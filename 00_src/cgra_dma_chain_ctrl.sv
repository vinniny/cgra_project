==> flow/design.v <==
module cgra_dma_chain_ctrl #(
    parameter ADDR_WIDTH = 32,
    parameter DATA_WIDTH = 32
)(
    input  logic                    clk,
    input  logic                    rst_n,
    input  logic [ADDR_WIDTH-1:0]   desc_head_i,
    input  logic                    chain_start_i,
    input  logic                    abort_i,
    output logic                    chain_active_o,
    output logic [15:0]             desc_completed_o,
    output logic [ADDR_WIDTH-1:0]   cmd_src_o,
    output logic [ADDR_WIDTH-1:0]   cmd_dst_o,
    output logic [31:0]             cmd_size_o,
    output logic                    cmd_start_o,
    input  logic                    cmd_done_i,
    input  logic                    cmd_busy_i,
    output logic [ADDR_WIDTH-1:0]   m_axi_araddr,
    output logic [7:0]              m_axi_arlen,
    output logic [2:0]              m_axi_arsize,
    output logic [1:0]              m_axi_arburst,
    output logic                    m_axi_arvalid,
    input  logic                    m_axi_arready,
    input  logic [DATA_WIDTH-1:0]   m_axi_rdata,
    input  logic [1:0]              m_axi_rresp,
    input  logic                    m_axi_rvalid,
    input  logic                    m_axi_rlast,
    output logic                    m_axi_rready,
    output logic                    fetch_active_o,
    output logic                    chain_error_o,
    output logic [1:0]              chain_error_code_o
);
    typedef enum logic [2:0] {
        C_IDLE  = 3'd0,
        C_FETCH = 3'd1,
        C_ISSUE = 3'd2,
        C_WAIT  = 3'd3,
        C_DRAIN = 3'd4
    } chain_state_t;
    chain_state_t state;
    logic [ADDR_WIDTH-1:0]  desc_ptr;
    logic [DATA_WIDTH-1:0]  desc_buf [0:3];
    logic [1:0]             desc_word_idx;
    logic [15:0]            desc_completed_cnt;
    logic                   ar_issued;
    assign m_axi_arsize  = 3'b010;
    assign m_axi_arburst = 2'b01;
    assign chain_active_o   = (state != C_IDLE);
    assign desc_completed_o = desc_completed_cnt;
    assign fetch_active_o   = (state == C_FETCH) || (state == C_DRAIN);
    always_ff @(posedge clk) begin
        if (!rst_n) begin
            state              <= C_IDLE;
            desc_ptr           <= '0;
            desc_word_idx      <= '0;
            desc_completed_cnt <= '0;
            ar_issued          <= 1'b0;
            m_axi_araddr       <= '0;
            m_axi_arlen        <= '0;
            m_axi_arvalid      <= 1'b0;
            m_axi_rready       <= 1'b0;
            cmd_src_o          <= '0;
            cmd_dst_o          <= '0;
            cmd_size_o         <= '0;
            cmd_start_o        <= 1'b0;
        end else begin
            cmd_start_o <= 1'b0;
            unique case (state)
                C_IDLE: begin
                    m_axi_arvalid <= 1'b0;
                    m_axi_rready  <= 1'b0;
                    if (chain_start_i && desc_head_i != '0) begin
                        desc_ptr           <= desc_head_i;
                        desc_completed_cnt <= 16'd0;
                        state              <= C_FETCH;
                    end
                end
                C_FETCH: begin
                    if (abort_i) begin
                        state <= (m_axi_arvalid || m_axi_rready || ar_issued) ? C_DRAIN : C_IDLE;
                    end else if (!ar_issued && !m_axi_arvalid) begin
                        m_axi_araddr  <= desc_ptr;
                        m_axi_arlen   <= 8'd3;
                        m_axi_arvalid <= 1'b1;
                        desc_word_idx <= 2'd0;
                    end else if (m_axi_arvalid && m_axi_arready) begin
                        m_axi_arvalid <= 1'b0;
                        m_axi_rready  <= 1'b1;
                        ar_issued     <= 1'b1;
                    end else if (ar_issued && m_axi_rvalid && m_axi_rready) begin
                        desc_buf[desc_word_idx] <= m_axi_rdata;
                        desc_word_idx <= desc_word_idx + 2'd1;
                        if (m_axi_rlast) begin
                            m_axi_rready <= 1'b0;
                            ar_issued    <= 1'b0;
                            state        <= C_ISSUE;
                        end
                    end
                end
                C_ISSUE: begin
                    if (abort_i) begin
                        state <= C_IDLE;
                    end else if (desc_buf[2] == '0) begin
                        desc_ptr <= desc_buf[3];
                        desc_completed_cnt <= desc_completed_cnt + 16'd1;
                        state <= (desc_buf[3] == '0) ? C_IDLE : C_FETCH;
                    end else if (!cmd_busy_i) begin
                        cmd_src_o   <= desc_buf[0];
                        cmd_dst_o   <= desc_buf[1];
                        cmd_size_o  <= desc_buf[2];
                        desc_ptr    <= desc_buf[3];
                        cmd_start_o <= 1'b1;
                        state       <= C_WAIT;
                    end
                end
                C_WAIT: begin
                    if (abort_i) begin
                        state <= C_IDLE;
                    end else if (cmd_done_i) begin
                        desc_completed_cnt <= desc_completed_cnt + 16'd1;
                        state <= (desc_ptr == '0) ? C_IDLE : C_FETCH;
                    end
                end
                C_DRAIN: begin
                    if (m_axi_rvalid) m_axi_rready <= 1'b1;
                    if (m_axi_arvalid && m_axi_arready) begin
                        m_axi_arvalid <= 1'b0;
                        ar_issued     <= 1'b1;
                    end
                    if (m_axi_rvalid && m_axi_rready && m_axi_rlast) begin
                        m_axi_rready <= 1'b0;
                        ar_issued    <= 1'b0;
                        if (!m_axi_arvalid)
                            state <= C_IDLE;
                    end else if (!m_axi_arvalid && !ar_issued && !m_axi_rvalid) begin
                        m_axi_rready <= 1'b0;
                        state        <= C_IDLE;
                    end
                end
                default: state <= C_IDLE;
            endcase
        end
    end
    logic       chain_error_q;
    logic [1:0] chain_error_code_q;
    always_ff @(posedge clk) begin
        if (!rst_n) begin
            chain_error_q      <= 1'b0;
            chain_error_code_q <= 2'b00;
        end else if (chain_start_i) begin
            chain_error_q      <= 1'b0;
            chain_error_code_q <= 2'b00;
        end else if (m_axi_rvalid && m_axi_rready && (m_axi_rresp != 2'b00)
                     && !chain_error_q) begin
            chain_error_q      <= 1'b1;
            chain_error_code_q <= m_axi_rresp;
        end
    end
    assign chain_error_o      = chain_error_q;
    assign chain_error_code_o = chain_error_code_q;
endmodule
=== Tool chain data of cgra_dma_chain_ctrl ===
Tool output for the design above, in the order of the flow.
Lines are those of the file above, counted from 1.
Operators carry their Yosys type and port widths (W data, S select, Z words).
Cell names lack the library's common part.
A cell with -- has no value.

* Top module: cgra_dma_chain_ctrl
* Clock port: clk
* Library: sky130hd
* Timing corner: tt_025C_1v80

=== Word level ===
Source: Yosys, flattened and elaborated, memories not mapped. Widths are those after wreduce. Registers that Yosys merges into a memory's read port (data or address) are not register bits. Print and check cells do not count.
Memory sizes are those after Yosys's memory passes, which may raise the word count (mostly to a power of two), join words into wider ones and drop unused or constant bits.

* Output and inout bits: 165
* RAM bits: 128
* Cells after elaboration: 155
* Memories: 1
* Flip-flop bits (word level): 125

* Multiplexer cells: 67
* Reductions and logical operators: 42
* Eq/ne operators: 25
* Bitwise operators: 5
* Add/sub/neg operators: 2

{| class="wikitable"
|+ Memory list
! memory !! words !! bits a word !! RTL line !! RTL
|-
| desc_buf || 4 || 32 || 42 || <nowiki>logic [DATA_WIDTH-1:0]  desc_buf [0:3];</nowiki>
|}

{| class="wikitable"
|+ Operators by type and width
! kind !! count
|-
| $mux W32 || 10
|-
| $logic_not A32 Y1 || 3
|-
| $mux W16 || 5
|-
| $pmux W32 S2 || 1
|-
| $pmux W16 S3 || 1
|-
| $mux W3 || 15
|-
| $ne A3 B3 Y1 const B || 11
|-
| $reduce_bool A32 Y1 || 1
|-
| $mux W1 || 22
|-
| $reduce_and A6 Y1 || 3
|-
| $mux W2 || 9
|-
| $add A16 B1 Y16 const B || 1
|-
| $pmux W3 S5 || 1
|-
| $ne A2 B2 Y1 const B || 7
|-
| $reduce_and A4 Y1 || 3
|-
| $logic_and A1 B1 Y1 || 10
|-
| $reduce_bool A3 Y1 || 3
|-
| $reduce_and A9 Y1 || 1
|-
| $reduce_bool A2 Y1 || 4
|-
| $ne A4 B4 Y1 const B || 2
|-
| $logic_not A1 Y1 || 6
|-
| $eq A3 B2 Y1 const B || 2
|-
| $pmux W1 S3 || 2
|-
| $not A1 Y1 || 5
|-
| $reduce_or A4 Y1 || 1
|-
| $logic_or A1 B1 Y1 || 3
|-
| $eq A3 B1 Y1 const B || 1
|-
| $eq A3 B3 Y1 const B || 1
|}

Not listed: further kinds 7, cells in them 7.

=== Logic depth ===
Depth = most cells in a row (Yosys ltp): at word level without a register or memory, in the mapped netlist without a sequential cell, where the memories' decode and read muxes count.

* Word-level depth: 8
* ABC_AREA: 1
* Depth in mapped cells: 11

=== Mapped cells and area ===
The flow's flattened synthesis, as Yosys stat reports it; memories are mapped. The netlist is that of the ABC_AREA named above (0 if unset); the other value can give another one.

* Mapped cells: 1,443
* Synthesis area: 12,738.5 um2
* Flip-flop cells: 317
* Buffers: 88

{| class="wikitable"
|+ Cells by type
! cell !! count !! total area (um2)
|-
| edfxtp_1 || 128 || 3.84E+03
|-
| dfxtp_1 || 189 || 3.78E+03
|-
| nand2_1 || 265 || 994.704
|-
| a21oi_1 || 188 || 940.902
|-
| inv_1 || 170 || 638.112
|-
| nor2_1 || 164 || 615.59
|-
| o21ai_0 || 91 || 455.437
|-
| nand3_1 || 75 || 375.36
|-
| buf_2 || 30 || 150.144
|-
| nand4_1 || 24 || 150.144
|-
| clkbuf_1 || 33 || 123.869
|-
| buf_4 || 14 || 105.101
|-
| buf_6 || 8 || 90.086
|-
| o21ai_1 || 15 || 75.072
|-
| xor2_1 || 8 || 70.067
|-
| ha_1 || 5 || 62.56
|-
| o21bai_1 || 3 || 22.522
|-
| a31oi_4 || 1 || 21.27
|}

Other cell types: 20; their cells: 32.

=== Worst setup path after synthesis ===
Source: OpenSTA report_checks on the synthesized netlist (no wires, ideal clock, input and output delay 20% of the period each), path of least setup slack; recovery checks are left aside. Register names are those of the netlist, which keeps one name where synthesis merged equal registers.

* Kind: input port to flip-flop
* Start: in rst_n
* End: mem desc_buf[0][0]
* Clock period: 2.9 ns
* Library setup time: 0.421 ns
* Arrival time: 2.599 ns
* Launch time at the first pin: 0.580 ns
* External input delay: 0.580 ns
* Delay of the path: 2.440 ns
* Path slack: -0.120 ns
* Stages on the path: 4
* Required time: 2.479 ns
* Buffers on the path: 2
* Synthesis period reached: 3.02 ns

"delay of the path" is the arrival time less input delay plus setup time.
"stages on the path" counts driving pins, that of a launching flip-flop among them; a cell with two outputs on the path counts twice.
"synthesis period reached" = period - worst setup slack (recovery checks aside). The figure is calculated, with input and output delays left at 20% of the set period.
Between the ends stands the longest chain of elaborated cells between them, by number of cells; it is not shown to be the way that was timed. Of several equally long chains one is given.
A line is the first line of the expression or statement that the cell stems from. Yosys adds cells for indexed reads and writes and turns some case tables into memories.
Only ways into the end's enable, where the timed path ends, are counted here.

* Cell sequence: clkbuf_1 > clkbuf_1 > nand2_1 > nor2_1
* Length of the longest elaborated chain: 1
* Elaborated cells between the ends (all ways): 2
* Classes of those cells: mux: 2

{| class="wikitable"
|+ Ends and longest elaborated chain, after synthesis
! item !! RTL line !! RTL
|-
| start: declaration || 6 || <nowiki>input  logic                    rst_n,</nowiki>
|-
| $mux W2 || 52 || <nowiki>if (!rst_n) begin</nowiki>
|-
| end: declaration || 42 || <nowiki>logic [DATA_WIDTH-1:0]  desc_buf [0:3];</nowiki>
|}

=== Worst path after layout ===
From the final timing report of stored run 1: the path of least setup slack in the routed layout; clock arrival at registers is part of the times.

* Kind: flip-flop to output port
* Start: reg state[2]
* End: out chain_active_o
* Clock period: 3.2 ns
* Launch time at the first pin: 0.52 ns
* Stages on the path: 6
* Buffers on the path: 1
* Required time: 2.56 ns
* Arrival time: 2.15 ns
* Path slack: 0.41 ns

Between the ends stands the longest chain of elaborated cells between them, by number of cells; it is not shown to be the way that was timed. Of several equally long chains one is given.
A register here has more assigning lines than the two given.

* Cell sequence: dfxtp_1 > nor2_2 > inv_1 > nor2_1 > inv_1 > clkdlybuf4s50_1
* Length of the longest elaborated chain: 1
* Elaborated cells between the ends (all ways): 1
* Classes of those cells: reduce/logical: 1

{| class="wikitable"
|+ Ends and longest elaborated chain, after layout
! item !! RTL line !! RTL
|-
| start: declaration || 40 || <nowiki>chain_state_t state;</nowiki>
|-
| start: assignment || 80 || <nowiki>state <= (m_axi_arvalid || m_axi_rready || ar_issued) ? C_DRAIN : C_IDLE;</nowiki>
|-
| start: assignment || 106 || <nowiki>state <= (desc_buf[3] == '0) ? C_IDLE : C_FETCH;</nowiki>
|-
| $reduce_bool A3 Y1 || 48 || <nowiki>assign chain_active_o   = (state != C_IDLE);</nowiki>
|-
| end: declaration || 10 || <nowiki>output logic                    chain_active_o,</nowiki>
|}

## Implementation results

Settings and measured results of 2 stored flow runs for module cgra_dma_chain_ctrl (sky130hd), not sorted in any way. The constraints put input and output delay at 20% of the set period each and load the outputs with 0.01 pF.
"period reached" means the clock period less the worst setup slack. The figure is calculated, with input and output delays left at 20% of the set period.
"time on the worst setup path": the worst setup path's part of the clock period (all of it between registers, 20% less for each end at a port) less its slack. A launch clock that arrives late makes it longer, a capture clock that arrives late makes it shorter.
"total design power" rests on the timing tool's default activity at the inputs, not on a simulated workload.

=== Stored run 1 ===
{| class="wikitable"
! Setting !! Value
|-
| period_ns || 3.2
|-
| CORE_UTILIZATION || 33
|-
| SETUP_SLACK_MARGIN || -0.02
|-
| PLACE_DENSITY_LB_ADDON || 0.09
|-
| CELL_PAD_IN_SITES_DETAIL_PLACEMENT || 2
|-
| ABC_AREA || 1
|-
| GPL_TIMING_DRIVEN || 1
|-
| GPL_ROUTABILITY_DRIVEN || 0
|-
| CTS_CLUSTER_SIZE || 49
|-
| CAP_MARGIN || 15
|-
| CORE_MARGIN || 2
|-
| SLEW_MARGIN || 20
|-
! Result !! Value
|-
| Area of the synthesized netlist || 12,738.5 um2
|-
| Die size || 40,188.2 um2
|-
| Standard-cell area after routing || 16,679.7 um2
|-
| Smallest setup slack || 0.409 ns
|-
| Total negative slack || 0.000 ns
|-
| Total design power || 0.010721 W
|-
| Period reached || 2.791 ns
|-
| Time on the worst setup path || 2.15 ns
|-
| Worst setup path kind || flip-flop to output port
|}

=== Stored run 2 ===
{| class="wikitable"
! Setting !! Value
|-
| period_ns || 2.1
|-
| CORE_UTILIZATION || 20
|-
| PLACE_DENSITY_LB_ADDON || 0.22
|-
| CORE_MARGIN || 10
|-
| CELL_PAD_IN_SITES_GLOBAL_PLACEMENT || 1
|-
| GPL_TIMING_DRIVEN || 1
|-
| GPL_ROUTABILITY_DRIVEN || 0
|-
| CTS_CLUSTER_SIZE || 84
|-
| CTS_CLUSTER_DIAMETER || 136
|-
| MIN_ROUTING_LAYER || met1
|-
| CAP_MARGIN || 20
|-
| SLEW_MARGIN || 20
|-
! Result !! Value
|-
| Area of the synthesized netlist || 12,326.8 um2
|-
| Die size || 71,963.4 um2
|-
| Standard-cell area after routing || 17,526.8 um2
|-
| Smallest setup slack || -0.020 ns
|-
| Total negative slack || -0.020 ns
|-
| Total design power || 0.012123 W
|-
| Period reached || 2.120 ns
|-
| Time on the worst setup path || 2.12 ns
|-
| Worst setup path kind || flip-flop to flip-flop
|}
