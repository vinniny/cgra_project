==> flow/design.v <==
module cgra_config_broadcaster (
    input  logic        clk,
    input  logic        rst_n,
    input  logic [3:0]  in_addr,       
    input  logic [63:0] in_data,
    input  logic [3:0]  in_pe_sel,
    input  logic        in_pe_bcast,   
    input  logic        in_we,         
    output logic [3:0]  out_addr,
    output logic [63:0] out_data,
    output logic [3:0]  out_pe_sel,
    output logic        out_pe_bcast,
    output logic        out_we
);
    logic        active;
    logic [3:0]  slot;
    logic [3:0]  pe_sel_r;
    logic        pe_bcast_r;
    logic [63:0] data_r;
    always_ff @(posedge clk) begin
        if (!rst_n) begin
            active      <= 1'b0;
            slot        <= 4'd0;
            pe_sel_r    <= 4'd0;
            pe_bcast_r  <= 1'b0;
            data_r      <= 64'd0;
        end else if (in_we && in_addr == 4'd0 && !active) begin
            active      <= 1'b1;
            slot        <= 4'd1;
            pe_sel_r    <= in_pe_sel;
            pe_bcast_r  <= in_pe_bcast;
            data_r      <= in_data;
        end else if (active) begin
            if (slot == 4'd15) active <= 1'b0;
            else               slot   <= slot + 4'd1;
        end
    end
    always_comb begin
        if (active) begin
            out_addr     = slot;
            out_data     = data_r;
            out_pe_sel   = pe_sel_r;
            out_pe_bcast = pe_bcast_r;
            out_we       = 1'b1;
        end else begin
            out_addr     = in_addr;
            out_data     = in_data;
            out_pe_sel   = in_pe_sel;
            out_pe_bcast = in_pe_bcast;
            out_we       = in_we;
        end
    end
endmodule
# --- From RTL to reports: cgra_config_broadcaster ---
# What the tools print for cgra_config_broadcaster, step after step.
# Line numbers count from 1 in the design file above.
# Operators carry their Yosys type and port widths (W data, S select, Z words).
# Library cell names are shortened.
setup:
  design: "cgra_config_broadcaster"
  clock_port: "clk"
  cell_library: "sky130hd"
  lib_corner: "tt_025C_1v80"

# --- Elaborated design ---
# Counts by Yosys on the flattened word-level netlist (proc, flatten, opt, wreduce; memories kept). Register bits leave out memories and registers merged into their read ports (data or address). Print and check cells are left out. Cells with the same type and inputs are merged into one.
bits:
  elab_cells: 30
  in_bits: 76
  regBits: 74
  output_inout_bits: 74
classes:
  eq_ne: 2
  logic: 2
  addsub: 1
  mux: 11
  n_reduce_logical: 8
op_table:
  columns: ["op", "n"]
  rows:
  - ["$mux W64", 1]
  - ["$mux W4", 2]
  - ["$mux W1", 8]
  - ["$reduce_and A2 Y1", 2]
  - ["$add A4 B1 Y4 const B", 1]
  - ["$eq A4 B4 Y1 const B", 1]
  - ["$logic_not A4 Y1", 1]
  - ["$logic_and A1 B1 Y1", 2]
  - ["$not A1 Y1", 2]
  - ["$ne A2 B2 Y1 const B", 1]
  - ["$reduce_bool A2 Y1", 1]
  - ["$reduce_or A2 Y1", 1]
  - ["$logic_not A1 Y1", 1]

# --- Logic depth ---
# Longest topological path by Yosys (ltp), each cell counted once; first at word level (registers and memories cut), then after technology mapping (sequential cells cut; the memories' decode and read muxes count).
depth:
  word_depth: 5
  ABC_AREA: 1
  ltp_mapped: 8
  mapped_depth_nobuf: 7

# --- Synthesis result ---
# Source: synth_stat.txt of the flow (Yosys; design flattened, memories mapped). It holds for the ABC_AREA given above (unset counts as 0); a run with the other value may have another netlist.
by_type:
  columns: ["cell_type", "n", "area_total_um2"]
  rows:
  - ["dfxtp_1", 74, 1.48E+03]
  - ["nand2_1", 219, 822.038]
  - ["nor2_1", 143, 536.765]
  - ["o21ai_0", 71, 355.341]
  - ["inv_1", 73, 274.013]
  - ["buf_2", 20, 100.096]
  - ["clkbuf_1", 15, 56.304]
  - ["buf_6", 3, 33.782]
  - ["nand3_1", 6, 30.029]
  - ["a21oi_1", 3, 15.014]
  - ["ha_1", 1, 12.512]
  - ["nor2_4", 1, 11.261]
  - ["nand3_2", 1, 10.01]
  - ["a21boi_1", 1, 7.507]
  - ["buf_4", 1, 7.507]
  - ["o21a_1", 1, 7.507]
  - ["or2_2", 1, 6.256]
  - ["nor3_1", 1, 5.005]
  - ["clkinv_1", 1, 3.754]
synth_totals:
  buf_cells: 39
  seq_area_mm2: 0.0014814
  ff_cells: 74
  cell_count: 636
  synth_area_mm2: 0.0037761

# --- Worst setup path after synthesis ---
# OpenSTA on the mapped netlist: ideal clock, no wires. The path of least setup slack (recovery checks aside). Input and output delay are each 20% of the period. Register names are those of the netlist, which keeps one name where synthesis merged equal registers.
synth_timing:
  path_type: "register -> output"
  startpoint: "register active"
  endpoint: "output out_addr[0]"
  clock_period_ns: 1.98
  stages: 6
  output_delay_ns: 0.396
  path_delay_ns: 1.221
  slack_ns: 0.363
  arrival_time_ns: 1.221
  path_buffers: 3
  t_first_pin_ns: 0.000
  required_ns: 1.584
  period_less_setup_slack_ns: 1.617
# "path_delay_ns" = arrival - input delay + setup time.
# At an output port there is no setup time.
# "stages": output pins that drive a net of the path, with the launching flip-flop's if there is one; two outputs of one cell count as two.
# "period_less_setup_slack_ns" is the clock period less the worst setup slack; recovery checks do not enter. This is arithmetic on one report: input and output delays are still those of the set period (20% each).
# Between the ends stands the longest chain of elaborated cells between them, by number of cells; it is not shown to be the way that was timed. Of several equally long chains one is given.
# A line is the first line of the expression or statement that the cell stems from. Yosys adds cells for indexed reads and writes and turns some case tables into memories.
# At most two assigning lines are given for a register; there are more.
synth_via:
  path_cell_list: "dfxtp_1 buf_4 clkinv_1 buf_2 buf_2 o21ai_0"
  elab_chain_len: 1
  cells_between: 1
  lines_between: 1
  classes_between: "mux: 1"
synth_lines:
  columns: ["item", "line_no", "source"]
  rows:
  - ["start: declaration", 15, "logic        active;"]
  - ["start: assignment", 22, "active      <= 1'b0;"]
  - ["start: assignment", 28, "active      <= 1'b1;"]
  - ["$mux W4", 39, "if (active) begin"]
  - ["end: declaration", 9, "output logic [3:0]  out_addr,"]

# --- Worst path after layout ---
# Path of least setup slack in the final report of run 1 (OpenROAD, finished layout, wires in). Where an end is a register, its clock arrival counts in the times.
layout_timing:
  path_type: "register -> output"
  startpoint: "register active"
  endpoint: "output out_data[53]"
  stages: 6
  clock_period_ns: 1.59
  t_first_pin_ns: 0.34
  output_delay_ns: 0.32
  slack_ns: -0.15
  path_buffers: 3
  required_ns: 1.27
  arrival_time_ns: 1.42
# Between the ends stands the longest chain of elaborated cells between them, by number of cells; it is not shown to be the way that was timed. Of several equally long chains one is given.
# At most two assigning lines are given for a register; there are more.
layout_via:
  path_cell_list: "dfxtp_4 clkinv_8 buf_12 clkbuf_16 o21ai_2 buf_2"
  elab_chain_len: 1
  cells_between: 1
  lines_between: 1
  classes_between: "mux: 1"
layout_lines:
  columns: ["item", "line_no", "source"]
  rows:
  - ["start: declaration", 15, "logic        active;"]
  - ["start: assignment", 22, "active      <= 1'b0;"]
  - ["start: assignment", 28, "active      <= 1'b1;"]
  - ["$mux W64", 39, "if (active) begin"]
  - ["end: declaration", 10, "output logic [63:0] out_data,"]

Measured data: module cgra_config_broadcaster, platform sky130hd, 2 stored runs of the flow under differing settings, order arbitrary. Input and output delays are each 20% of the period that was set; the output load is 0.01 pF.
"period_reached_ns": clock period set for the run, less the worst setup slack. It is reckoned from that one timing run; input and output delays stay at 20% of the period that was set.
"timing.worst_path_ns" = time allowed to the worst setup path (clock period - input delay - output delay, where it has them) - its slack; a late launch clock adds to it, a late capture clock takes from it.
By "total_power_mw" is meant OpenSTA's value without simulated activity: inputs other than the clock are taken to toggle once in ten clock periods, and the tool carries that through the logic.

--- run 1 ---
==> flow/run.sh <==
#!/bin/bash
# the make line also repeats the synthesis and layout settings of config.mk as NAME=value (left out here)
make -C /OpenROAD-flow-scripts/flow DESIGN_CONFIG=/design/flow/config.mk WORK_HOME=/design/flow/orfs CLKGATE_MAP_FILE= finish
==> flow/config.mk <==
export PLATFORM = sky130hd
export DESIGN_NAME = cgra_config_broadcaster
export DESIGN_NICKNAME = cgra_config_broadcaster
export VERILOG_FILES = /design/flow/design.v
export SDC_FILE = /design/flow/constraint.sdc
export NUM_CORES = 4
export LEC_CHECK = 0
export ABC_AREA = 1
export CAP_MARGIN = 20
export CORE_MARGIN = 6
export CORE_UTILIZATION = 36
export GPL_ROUTABILITY_DRIVEN = 0
export MAX_ROUTING_LAYER = met4
export PLACE_DENSITY = 0.85
export SLEW_MARGIN = 20
==> flow/constraint.sdc <==
create_clock -name core_clock -period 1.59 [get_ports {clk}]
set_input_delay 0.3180 -clock core_clock [delete_from_list [all_inputs] [get_ports {clk}]]
set_output_delay 0.3180 -clock core_clock [all_outputs]
set_load 0.01 [all_outputs]

==> results, as YAML <==
results:
  post_route_stdcell_area_mm2: 0.0062748
  fin_tns_ns: -7.265
  ws_hold_ns: 0.268
  design.die.area_mm2: 0.0130908
  synth_chip_area_mm2: 0.0037761
  total_power_mw: 4.267
  timing.worst_path_ns: 1.42
  critical_path_kind: "register -> output"
  period_reached_ns: 1.740
  finalUtil_pct: 63.0
  setup_ws_ns: -0.150

--- run 2 ---
==> flow/run.sh <==
#!/bin/bash
# the make line also repeats the synthesis and layout settings of config.mk as NAME=value (left out here)
make -C /OpenROAD-flow-scripts/flow DESIGN_CONFIG=/design/flow/config.mk WORK_HOME=/design/flow/orfs CLKGATE_MAP_FILE= finish
==> flow/config.mk <==
export PLATFORM = sky130hd
export DESIGN_NAME = cgra_config_broadcaster
export DESIGN_NICKNAME = cgra_config_broadcaster
export VERILOG_FILES = /design/flow/design.v
export SDC_FILE = /design/flow/constraint.sdc
export NUM_CORES = 4
export LEC_CHECK = 0
export CAP_MARGIN = 20
export CELL_PAD_IN_SITES_GLOBAL_PLACEMENT = 3
export CORE_ASPECT_RATIO = 1.18
export CORE_MARGIN = 8
export CORE_UTILIZATION = 64
export CTS_CLUSTER_DIAMETER = 227
export GPL_TIMING_DRIVEN = 1
export HOLD_SLACK_MARGIN = 0.01
export PLACE_DENSITY_LB_ADDON = 0.0
export SLEW_MARGIN = 20
==> flow/constraint.sdc <==
create_clock -name core_clock -period 1.46 [get_ports {clk}]
set_input_delay 0.2920 -clock core_clock [delete_from_list [all_inputs] [get_ports {clk}]]
set_output_delay 0.2920 -clock core_clock [all_outputs]
set_load 0.01 [all_outputs]

==> results, as YAML <==
outcome: "unfinished; error FLW-0024 in placement"
